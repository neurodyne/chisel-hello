==> flow/design.v <==
module GCD(
  input         clock,
  input         reset,
  input  [15:0] io_value1,
  input  [15:0] io_value2,
  input         io_loadingValues,
  output [15:0] io_outputGCD,
  output        io_outputValid
);
  reg [15:0] x;  
  reg [15:0] y;  
  wire  _T = x > y;  
  wire [15:0] _T_2 = x - y;  
  wire [15:0] _T_4 = y - x;  
  assign io_outputGCD = x;  
  assign io_outputValid = y == 16'h0;  
  always @(posedge clock) begin
    if (io_loadingValues) begin
      x <= io_value1;
    end else if (_T) begin
      x <= _T_2;
    end
    if (io_loadingValues) begin
      y <= io_value2;
    end else if (!(_T)) begin
      y <= _T_4;
    end
  end
endmodule
[From RTL to reports: GCD]
The steps from the RTL of GCD to its reports follow in flow order.
Line numbers count from 1 in the design file above.
The mark n/a stands for no value.
Design
  top: GCD
  clock port: clock
  library: sky130hd
  library corner: tt_025C_1v80

[After elaboration]
Counts by Yosys on the flattened word-level netlist (proc, flatten, opt, wreduce; memories kept). Register bits leave out memories and registers merged into their read ports (data or address). Print and check cells are left out. Cells with the same type and inputs are merged into one.
Operators by class
  add/sub/neg operators: 2
  $lt $le $gt $ge: 1
  equal/unequal tests: 1
  muxes and demuxes: 4
  reduce/logical cells: 2
Operator list (count)
  16-bit 2-to-1 mux: 4
  16-bit subtractor: 2
  16-bit > comparator: 1
  16-bit zero test: 1
  2-bit != test (second input constant): 1
  2-bit nonzero test: 1
Word-level totals
  register bits: 32
  input port bits: 35
  output and inout bits: 17
  elaborated cells: 12

[Depth]
Yosys ltp: most cells in a row. Word level: on the elaborated netlist, between registers, memories and ports. Mapped: between sequential cells and ports; inverters and the memories' decode and read muxes count.
Logic depth
  depth in word-level cells: 3
  ABC_AREA: 1
  gate-level depth with buffers: 14
  mapped depth without buffers: 13

[Mapped cells and area]
Yosys stat after the flow's synthesis: flattened, memories mapped to cells. It holds for the ABC_AREA given above (unset counts as 0); a run with the other value may have another netlist.
Cells by type
  sky130_fd_sc_hd__edfxtp_1: count 32, total area 960.922 µm²
  sky130_fd_sc_hd__nand2_1: count 206, total area 773.242 µm²
  sky130_fd_sc_hd__inv_1: count 107, total area 401.635 µm²
  sky130_fd_sc_hd__ha_1: count 31, total area 387.872 µm²
  sky130_fd_sc_hd__nand3_1: count 49, total area 245.235 µm²
  sky130_fd_sc_hd__nand4_1: count 14, total area 87.584 µm²
  sky130_fd_sc_hd__a21oi_1: count 15, total area 75.072 µm²
  sky130_fd_sc_hd__nand2_2: count 11, total area 68.816 µm²
  sky130_fd_sc_hd__nor2_4: count 6, total area 67.565 µm²
  sky130_fd_sc_hd__fa_1: count 2, total area 40.038 µm²
  sky130_fd_sc_hd__o21ai_0: count 8, total area 40.038 µm²
  sky130_fd_sc_hd__xor2_1: count 4, total area 35.034 µm²
  sky130_fd_sc_hd__nand3_2: count 3, total area 30.029 µm²
  sky130_fd_sc_hd__buf_2: count 4, total area 20.019 µm²
  sky130_fd_sc_hd__nor2_1: count 5, total area 18.768 µm²
  sky130_fd_sc_hd__nor2_2: count 3, total area 18.768 µm²
  sky130_fd_sc_hd__clkbuf_1: count 4, total area 15.014 µm²
  sky130_fd_sc_hd__nor3_1: count 3, total area 15.014 µm²
Not listed: further types 11, cells in them 13.
Mapped netlist
  cells in the netlist: 520
  mapped area: 3390.8 µm²
  sequential area: 960.9 µm²
  flip-flops: 32
  buffer cells: 9

[Path before layout]
Source: OpenSTA report_checks on the synthesized netlist (no wires, ideal clock, input and output delay 20% of the period each), path of least setup slack; recovery checks are left aside. Register names are those of the netlist, which keeps one name where synthesis merged equal registers.
Timing post-synthesis
  path type: register to register
  start point: reg x[0]
  end point: reg y[0]
  clock period: 3.31 ns
  library setup time: 0.416 ns
  time at the first pin: 0.000 ns
  arrival: 1.936 ns
  required time: 2.894 ns
  path slack: 0.958 ns
  delay of the path: 2.352 ns
  stages: 10
  path buffers: 0
  synthesis period reached: 2.352 ns
"delay of the path" = arrival - input delay + setup time.
"stages" counts driving pins, that of a launching flip-flop among them; a cell with two outputs on the path counts twice.
"synthesis period reached" is the clock period less the worst setup slack; recovery checks do not enter. This is arithmetic on one report: input and output delays are still those of the set period (20% each).
Between the ends stands the longest chain of elaborated cells between them, by number of cells; it is not shown to be the way that was timed. Of several equally long chains one is given.
Each line given opens the expression or statement behind the cell; cells for indexed reads and writes are added by Yosys, which also makes memories of some case tables.
Only ways into the end's enable, where the timed path ends, are counted here.
On the way, post-synthesis
  cell sequence: sky130_fd_sc_hd__edfxtp_1 > sky130_fd_sc_hd__inv_1 > sky130_fd_sc_hd__ha_1 > sky130_fd_sc_hd__fa_1 > sky130_fd_sc_hd__o21bai_2 > sky130_fd_sc_hd__nand2_1 > sky130_fd_sc_hd__nand2_1 > sky130_fd_sc_hd__nand2_1 > sky130_fd_sc_hd__nand2_1 > sky130_fd_sc_hd__nand3_1
  length of the longest elaborated chain: 2
  elaborated cells between the ends (all ways): 2
  RTL lines with such cells: 1
  classes of those cells: 1 x compare; 1 x eq/ne
Ends and longest elaborated chain, post-synthesis
  from (decl): line 10  | reg [15:0] x;
  from (assign): line 19  | x <= io_value1;
  from (assign): line 21  | x <= _T_2;
  16-bit > comparator: line 12  | wire  _T = x > y;
  2-bit != test
  to (assign): line 24  | y <= io_value2;
  to (assign): line 26  | y <= _T_4;
  to (decl): line 11  | reg [15:0] y;

[Timing after layout]
From the final timing report of flow run 1: the path of least setup slack in the routed layout; clock arrival at registers is part of the times.
Timing post-layout
  path type: register to register
  start point: reg x[0]
  end point: reg x[10]
  clock period: 3.53 ns
  library setup time: 0.29 ns
  time at the first pin: 0.29 ns
  arrival: 2.88 ns
  required time: 3.53 ns
  path slack: 0.66 ns
  stages: 12
  path buffers: 1
Between the ends stands the longest chain of elaborated cells between them, by number of cells; it is not shown to be the way that was timed. Of several equally long chains one is given.
Only ways into the end's enable, where the timed path ends, are counted here.
On the way, post-layout
  cell sequence: sky130_fd_sc_hd__edfxtp_1 > sky130_fd_sc_hd__inv_1 > sky130_fd_sc_hd__ha_1 > sky130_fd_sc_hd__fa_1 > sky130_fd_sc_hd__o21bai_2 > sky130_fd_sc_hd__nand2_1 > sky130_fd_sc_hd__nand2_1 > sky130_fd_sc_hd__nand2_1 > sky130_fd_sc_hd__nand2_1 > sky130_fd_sc_hd__nand2_1 > sky130_fd_sc_hd__nand2_1 > sky130_fd_sc_hd__buf_4
  length of the longest elaborated chain: 2
  elaborated cells between the ends (all ways): 2
  RTL lines with such cells: 1
  classes of those cells: 1 x compare; 1 x reduce/logical
Ends and longest elaborated chain, post-layout
  from (decl): line 10  | reg [15:0] x;
  from (assign): line 19  | x <= io_value1;
  from (assign): line 21  | x <= _T_2;
  16-bit > comparator: line 12  | wire  _T = x > y;
  2-bit nonzero test
  to (assign): line 19
  to (assign): line 21
  to (decl): line 10

GCD through Yosys and OpenROAD on sky130hd: 2 stored runs, unordered, with their settings and measured results. The constraints put input and output delay at 20% of the set period each and load the outputs with 0.01 pF.
"achieved period" is the run's clock period less its worst setup slack. It is reckoned from that one timing run; input and output delays stay at 20% of the period that was set.
"worst setup path time" means the part of the period allowed to the worst setup path (the constraints hold back 20% at inputs and 20% at outputs) less its slack; where the path has registers, the arrival times of their clocks count too.

==> flow run 1: settings <==
{ "period_ns": 3.53, "CORE_UTILIZATION": 71, "PLACE_DENSITY_LB_ADDON": 0.06, "CORE_ASPECT_RATIO": 1.79, "ABC_AREA": 1, "GPL_ROUTABILITY_DRIVEN": 0, "CAP_MARGIN": 20, "CORE_MARGIN": 2, "SLEW_MARGIN": 20 }
==> flow run 1: results <==
achieved period: 2.875 ns
overall die area: 5,367.7 µm²
post-synthesis cell area: 3,390.8 µm²
post-route setup TNS: 0.000 ns
final design utilization: 88.1%
worst hold slack in the final report: 0.861 ns
worst setup path time: 2.87 ns
critical path type: register to register
smallest setup slack: 0.655 ns
standard-cell area after layout: 4,036.4 µm²

==> flow run 2: settings <==
{ "period_ns": 2.7, "CORE_UTILIZATION": 15, "PLACE_DENSITY_LB_ADDON": 0.16, "HOLD_SLACK_MARGIN": -0.05, "CORE_MARGIN": 9, "CELL_PAD_IN_SITES_GLOBAL_PLACEMENT": 3, "CELL_PAD_IN_SITES_DETAIL_PLACEMENT": 2, "TNS_END_PERCENT": 100, "CTS_CLUSTER_SIZE": 27, "MIN_ROUTING_LAYER": "met1", "CAP_MARGIN": 20, "SLEW_MARGIN": 20 }
==> flow run 2: results <==
achieved period: 2.526 ns
overall die area: 27,116.2 µm²
post-synthesis cell area: 3,226.8 µm²
post-route setup TNS: 0.000 ns
final design utilization: 20.4%
worst hold slack in the final report: 0.854 ns
worst setup path time: 2.53 ns
critical path type: register to register
smallest setup slack: 0.174 ns
standard-cell area after layout: 4,311.6 µm²
